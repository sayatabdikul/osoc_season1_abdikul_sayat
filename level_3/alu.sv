==> flow/design.v <==
typedef enum logic [1:0] {
     add     = 2'h1,
     sub     = 2'h2,
     nop     = 2'h0
} operation_t  ;
module alu #(
        parameter WIDTH = 6
) (
        input clk,
        input rst,
        input  operation_t  op_in,
        input  [WIDTH-1:0]  a_in,
        input  [WIDTH-1:0]  b_in,
        input               in_valid,
        output logic [WIDTH-1:0]  out,
        output logic              out_valid
);
        operation_t  op_in_r;
        logic  [WIDTH-1:0]  a_in_r;
        logic  [WIDTH-1:0]  b_in_r;
        logic               in_valid_r;
        logic  [WIDTH-1:0]  result;
        always_ff @ (posedge clk, posedge rst) begin
                if (rst) begin
                        op_in_r     <= nop;    
                        a_in_r      <= '0;
                        b_in_r      <= '0;
                        in_valid_r  <= '0;
                end else begin
                        op_in_r    <= op_in;
                        a_in_r     <= a_in;
                        b_in_r     <= b_in;
                        in_valid_r <= in_valid;
                end
        end
        always_comb begin
                result = '0;
                if (in_valid_r) begin
                        case (op_in_r)
                                add: result = a_in_r + b_in_r;
                                sub: result = a_in_r + (~b_in_r + 1'b1);
                                default: result = '0;
                        endcase
                end
        end
        always_ff @ (posedge clk, posedge rst) begin
                if (rst) begin
                        out       <= '0;
                        out_valid <= '0;
                end else begin
                        out       <= result;
                        out_valid <= in_valid_r;
                end
        end
endmodule
* Tool chain data of alu
Tool output for the design above, in the order of the flow. Lines are those of the file above, counted from 1. Operators: Yosys type, input widths -> output width; for muxes data width and select width s. Library cell names are shortened. The mark - stands for no value.
Design: top module alu, clock port clk, cell library sky130hd, timing corner tt_025C_1v80

* Word level
Source: Yosys, flattened and elaborated, memories not mapped. Widths are those after wreduce; folded enables and synchronous resets count as part of the registers. Registers that Yosys merges into a memory's read port (data or address) are not register bits. Print and check cells do not count. Equal cells are merged and count once.
Bit counts: register bits 22, bits of input ports 17, output and inout port bits 7
Cells by class: muxes and demuxes 2, bitwise gates (word level) 1, add/sub/neg operators 3, equal/unequal tests 2
Operators by type and width (count):
- $add 6x6->6 | 2
- $pmux 6 s2 | 1
- $add 6x1->6 const B | 1
- $not 6->6 | 1
- $mux 6 | 1
- $eq 2x1->1 const B | 1
- $eq 2x2->1 const B | 1

* Longest topological paths
Yosys ltp: most cells in a row. Word level: on the elaborated netlist, between registers, memories and ports. Mapped: between sequential cells and ports; inverters and the memories' decode and read muxes count.
Depth: depth in word-level cells 5, ABC_AREA 1, depth in mapped cells 10, depth with buffers taken out 10

* Netlist
Yosys stat after the flow's synthesis: flattened, memories mapped to cells. It holds for the ABC_AREA given above (unset counts as 0); a run with the other value may have another netlist.
Cell types:
- dfrtp_1 | count 22, area in all 550.528 µm²
- ha_1 | count 12, area in all 150.144 µm²
- nand2_1 | count 25, area in all 93.84 µm²
- inv_1 | count 23, area in all 86.333 µm²
- nand3_1 | count 9, area in all 45.043 µm²
- fa_1 | count 2, area in all 40.038 µm²
- a21oi_1 | count 7, area in all 35.034 µm²
- a21oi_2 | count 4, area in all 35.034 µm²
- nor2_1 | count 7, area in all 26.275 µm²
- o21ai_0 | count 3, area in all 15.014 µm²
- buf_6 | count 1, area in all 11.261 µm²
- o21ai_2 | count 1, area in all 8.758 µm²
- a211oi_1 | count 1, area in all 7.507 µm²
- nand2_2 | count 1, area in all 6.256 µm²
- nand4_1 | count 1, area in all 6.256 µm²
- inv_2 | count 1, area in all 3.754 µm²
Mapped netlist: flip-flop cells 22, standard cells after synthesis 120, buffer cells 1, chip area (Yosys) 1121.1 µm²

* Timing after synthesis
Path of least setup slack by OpenSTA after synthesis, without wires, with an ideal clock, recovery checks aside; 20% of the period is set as input and as output delay. Where synthesis merged equal registers, the netlist keeps one of their names.
Timing after synthesis: path type reg2reg, from register a_in_r[0], to register out[4], period 3.64 ns, setup slack 2.114 ns, stages 10, time at the first pin 0.000 ns, path delay 1.526 ns, arrival 1.448 ns, synthesis period reached 1.526 ns
"path delay" is the arrival time less input delay plus setup time. "stages" counts driving pins, that of a launching flip-flop among them; a cell with two outputs on the path counts twice. "synthesis period reached" is the clock period less the worst setup slack; recovery checks do not enter. This is arithmetic on one report: input and output delays are still those of the set period (20% each). Between the ends stands the longest chain of elaborated cells between them, by number of cells; it is not shown to be the way that was timed. Of several equally long chains one is given. Each line given opens the expression or statement behind the cell; cells for indexed reads and writes are added by Yosys, which also makes memories of some case tables.
On the way, after synthesis: path through dfrtp_1 > inv_1 > ha_1 > inv_1 > fa_1 > nand2_1 > a21oi_2 > o21ai_0 > nand3_1 > a21oi_1, cells in the longest elaborated chain 3, elaborated cells between the ends (all ways) 4, those cells by class 2 x add/sub; 2 x mux
RTL lines, path after synthesis:
- from (decl) | line 19 | logic  [WIDTH-1:0]  a_in_r;
- from (assign) | line 26 | a_in_r      <= '0;
- from (assign) | line 31 | a_in_r     <= a_in;
- $add 6x6->6 | line 41 | sub: result = a_in_r + (~b_in_r + 1'b1);
- $pmux 6 s2 | line 39 | case (op_in_r)
- $mux 6 | line 38 | if (in_valid_r) begin
- to (assign) | line 48 | out       <= '0;
- to (assign) | line 51 | out       <= result;
- to (decl) | line 15 | output logic [WIDTH-1:0]  out,

* Path in the finished layout
Path of least setup slack in the final report of entry A (OpenROAD, finished layout, wires in). Where an end is a register, its clock arrival counts in the times.
Timing post-layout: path type reg2reg, from register b_in_r[0], to register out[4], stages 11, arrival 1.89 ns, time at the first pin 0.31 ns, period 1.65 ns, setup slack 0.02 ns
Between the ends stands the longest chain of elaborated cells between them, by number of cells; it is not shown to be the way that was timed. Of several equally long chains one is given.
On the way, post-layout: path through dfrtp_1 > buf_4 > ha_1 > inv_2 > fa_2 > nand2_1 > a21oi_2 > nor2_1 > nand2_1 > nand3_1 > a21oi_2, cells in the longest elaborated chain 5, elaborated cells between the ends (all ways) 6, those cells by class 3 x add/sub; 2 x mux; 1 x logic
RTL lines, path post-layout:
- from (decl) | line 20 | logic  [WIDTH-1:0]  b_in_r;
- from (assign) | line 27 | b_in_r      <= '0;
- from (assign) | line 32 | b_in_r     <= b_in;
- $not 6->6 | line 41 | sub: result = a_in_r + (~b_in_r + 1'b1);
- $add 6x1->6 | line 41
- $add 6x6->6 | line 41
- $pmux 6 s2 | line 39 | case (op_in_r)
- $mux 6 | line 38 | if (in_valid_r) begin
- to (assign) | line 48 | out       <= '0;
- to (assign) | line 51 | out       <= result;
- to (decl) | line 15 | output logic [WIDTH-1:0]  out,

--- measured runs ---
Module alu, platform sky130hd: 2 stored runs of the flow (Yosys, OpenROAD) with differing settings, in no particular order. Input and output delays are each 20% of the period that was set; the output load is 0.01 pF.
"clock period achieved" is the run's clock period less its worst setup slack. It is reckoned from that one timing run; input and output delays stay at 20% of the period that was set.
By "critical path time" is meant the share of the clock period that the worst setup path is allowed (20% is reserved at inputs, 20% at outputs), minus its slack. Clock arrival times at its registers enter into it.
"total power of the final layout": no workload was simulated; the value follows from the tool's default switching activity.

* Entry A | settings: period_ns 1.65; CORE_UTILIZATION 41; CELL_PAD_IN_SITES_GLOBAL_PLACEMENT 2; TNS_END_PERCENT 40; ABC_AREA 1; GPL_TIMING_DRIVEN 1; SLEW_MARGIN 30; MIN_ROUTING_LAYER met1; MAX_ROUTING_LAYER met4; CAP_MARGIN 20; CORE_MARGIN 2 | results: chip area after synthesis (Yosys) 1121.1 µm²; total power of the final layout 1.233 mW; final setup TNS 0.000 ns; clock period achieved 1.631 ns; critical path time 1.63 ns; type of the worst setup path reg2reg; die size 3168.6 µm²; setup slack of the worst path 0.019 ns; standard-cell area after layout 1471.4 µm²; utilization in the final report 0.578
* Entry B | settings: period_ns 2.25; CORE_UTILIZATION 65; SETUP_SLACK_MARGIN 0.38; PLACE_DENSITY_LB_ADDON 0.15; CORE_MARGIN 7; ABC_AREA 0; CTS_CLUSTER_SIZE 80; CAP_MARGIN 30; SLEW_MARGIN 20 | results: chip area after synthesis (Yosys) 1072.3 µm²; total power of the final layout 0.8436 mW; final setup TNS 0.000 ns; clock period achieved 2.009 ns; critical path time 2.01 ns; type of the worst setup path reg2reg; die size 2982.8 µm²; setup slack of the worst path 0.241 ns; standard-cell area after layout 1406.3 µm²; utilization in the final report 0.923
--- end ---
